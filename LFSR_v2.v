==> flow/design.v <==
module LFSRv2 (
    input clk, 
    input ce,
    input [15:0] initSeq,
    input rst,
    input en,
    output [15:0] dOut );
reg [15:0] lfsr; 
wire xored;
always @ (posedge clk) begin
    if(rst) begin 
        lfsr <= initSeq;
    end 
    else begin
        if(en) begin
            lfsr <= {lfsr[14:0], xored};
        end
        else begin      
            lfsr <= lfsr;
        end
    end
end
assign xored = lfsr[15] ^~ lfsr[14] ^~ lfsr[12] ^~ lfsr[3];  
assign dOut = lfsr;  
endmodule
---- Tool chain data of LFSRv2 ----
What the tools print for LFSRv2, step after step.
Line numbers count from 1 in the design file above.
Operators: Yosys type, input widths -> output width; for muxes data width and select width s.
Library cell names are shortened.
Not given: --
inputs
  top module .............................. LFSRv2
  clock input ............................. clk
  standard-cell library ................... sky130hd
  library corner .......................... tt_025C_1v80

---- Word level ----
Yosys after proc, flatten, opt, wreduce and memory -nomap, before mapping. Memory bits, and registers merged into a memory's read port (data or address), are not among the register bits. Print and check cells are not counted. Equal cells are merged and count once.
cells by class
  reductions and logical operators ........ 1
  bitwise logic cells ..................... 3
  mux-type cells .......................... 2
operator list
  operator           number
  $mux 16            2
  $xnor 1x1->1       3
  $reduce_bool 2->1  1
word-level totals
  register bits after elaboration ......... 16
  output and inout bits ................... 16
  input bits .............................. 20
  cells after elaboration ................. 7

---- Depth ----
Longest topological path by Yosys (ltp), each cell counted once; first at word level (registers and memories cut), then after technology mapping (sequential cells cut; the memories' decode and read muxes count).
depth
  word-level depth ........................ 5
  ABC_AREA ................................ 0
  depth in mapped cells ................... 4
  depth with buffers taken out ............ 3

---- Synthesis result ----
Yosys stat after the flow's synthesis: flattened, memories mapped to cells. It holds for the ABC_AREA given above (unset counts as 0); a run with the other value may have another netlist.
Totals and module areas in this step are rounded.
cell types
  type      number  total area (um2)
  edfxtp_1  16      480.461
  mux2_4    7       105.101
  mux2_2    8       90.086
  buf_12    1       20.019
  xnor2_1   2       17.517
  buf_6     1       11.261
  xor2_1    1       8.758
  or2_1     1       6.256
  o21ai_1   1       5.005
  nand2_1   1       3.754
mapped netlist
  chip area (Yosys) ....................... 750 um2
  cells in the netlist .................... 39
  flip-flops .............................. 16

---- Worst setup path after synthesis ----
Path of least setup slack by OpenSTA after synthesis, without wires, with an ideal clock, recovery checks aside; 20% of the period is set as input and as output delay. Where synthesis merged equal registers, the netlist keeps one of their names.
timing post-synthesis
  kind .................................... in2reg
  from .................................... in rst
  to ...................................... reg lfsr[0]
  driving pins on the path ................ 3
  required time ........................... 2.667 ns
  path delay .............................. 1.040 ns
  arrival ................................. 1.275 ns
  library setup time ...................... 0.373 ns
  period .................................. 3.04 ns
  input delay ............................. 0.608 ns
  path slack .............................. 1.392 ns
  period reached after synthesis .......... 1.648 ns
"path delay" = arrival - input delay + setup time.
"driving pins on the path" counts driving pins, that of a launching flip-flop among them; a cell with two outputs on the path counts twice.
"period reached after synthesis" is the clock period less the worst setup slack; recovery checks do not enter. This is arithmetic on one report: input and output delays are still those of the set period (20% each).
The rows between start and end are the longest chain of elaborated cells between them; the timing report does not say that the signal goes this way. Where chains are equally long, one stands for them.
Each line given opens the expression or statement behind the cell; cells for indexed reads and writes are added by Yosys, which also makes memories of some case tables.
A register here has more assigning lines than the two given.
The path ends at the enable pin of a flip-flop; only ways to that pin are counted.
between the ends, post-synthesis
  cells stage by stage .................... buf_6 -> buf_12 -> or2_1
  length of the longest elaborated chain .. 1
  elaborated cells on any way between the ends .. 1
  source lines of those cells ............. 0
  classes of those cells .................. 1 x reduce/logical
ends and longest elaborated chain, post-synthesis
  item                line  text
  start: declaration  5     input rst,
  $reduce_bool 2->1   --
  end: assignment     12    lfsr <= initSeq;
  end: assignment     16    lfsr <= {lfsr[14:0], xored};
  end: declaration    8     reg [15:0] lfsr;

---- Timing after layout ----
Path of least setup slack in the final report of record 2 (OpenROAD, finished layout, wires in). Where an end is a register, its clock arrival counts in the times.
timing after layout
  kind .................................... in2reg
  from .................................... in rst
  to ...................................... reg lfsr[13]
  path slack .............................. 0.15 ns
  period .................................. 1.46 ns
  library setup time ...................... 0.23 ns
  arrival ................................. 1.34 ns
  required time ........................... 1.50 ns
  input delay ............................. 0.29 ns
  driving pins on the path ................ 4
The rows between start and end are the longest chain of elaborated cells between them; the timing report does not say that the signal goes this way. Where chains are equally long, one stands for them.
A register here has more assigning lines than the two given.
The path ends at the enable pin of a flip-flop; only ways to that pin are counted.
between the ends, after layout
  cells stage by stage .................... clkdlybuf4s50_1 -> buf_12 -> or2_1 -> buf_4
  length of the longest elaborated chain .. 1
  elaborated cells on any way between the ends .. 1
  source lines of those cells ............. 0
  classes of those cells .................. 1 x reduce/logical
ends and longest elaborated chain, after layout
  item                line  text
  start: declaration  5     input rst,
  $reduce_bool 2->1   --
  end: assignment     12    lfsr <= initSeq;
  end: assignment     16    lfsr <= {lfsr[14:0], xored};
  end: declaration    8     reg [15:0] lfsr;

# Flow runs of LFSRv2

2 stored runs of LFSRv2 in the flow (synthesis by Yosys, layout by OpenROAD, sky130hd cells), in arbitrary order. Constraints: input delay and output delay 20% of the set period each, output load 0.01 pF.
"overall power" is the tool's figure for a default switching activity; nothing was simulated.
Measured values are rounded.

---- record 1 ----
settings
  period_ns = 0.864
  CORE_UTILIZATION = 71
  PLACE_DENSITY = 0.81
  CORE_ASPECT_RATIO = 0.65
  CORE_MARGIN = 5
  CELL_PAD_IN_SITES_GLOBAL_PLACEMENT = 3
  TNS_END_PERCENT = 25
  GPL_TIMING_DRIVEN = 0
  CTS_CLUSTER_SIZE = 50
  CAP_MARGIN = 0
  SLEW_MARGIN = 35
results
  did not finish, floorplanning stopped with PDN-0185

---- record 2 ----
settings
  period_ns = 1.46
  CORE_UTILIZATION = 29
  PLACE_DENSITY_LB_ADDON = 0.25
  CELL_PAD_IN_SITES_GLOBAL_PLACEMENT = 2
  CTS_CLUSTER_SIZE = 14
  CTS_CLUSTER_DIAMETER = 235
  SLEW_MARGIN = 35
  MIN_ROUTING_LAYER = met1
  MAX_ROUTING_LAYER = met5
  CAP_MARGIN = 20
  CORE_MARGIN = 2
results
  overall power ........................... 1.1 mW
  total negative slack on setup checks .... 0.000 ns
  die outline area ........................ 3,000 um2
  lowest hold slack ....................... 0.58 ns
  final utilization ....................... 47%
  smallest setup slack .................... 0.15 ns
  chip area after synthesis (Yosys) ....... 750 um2
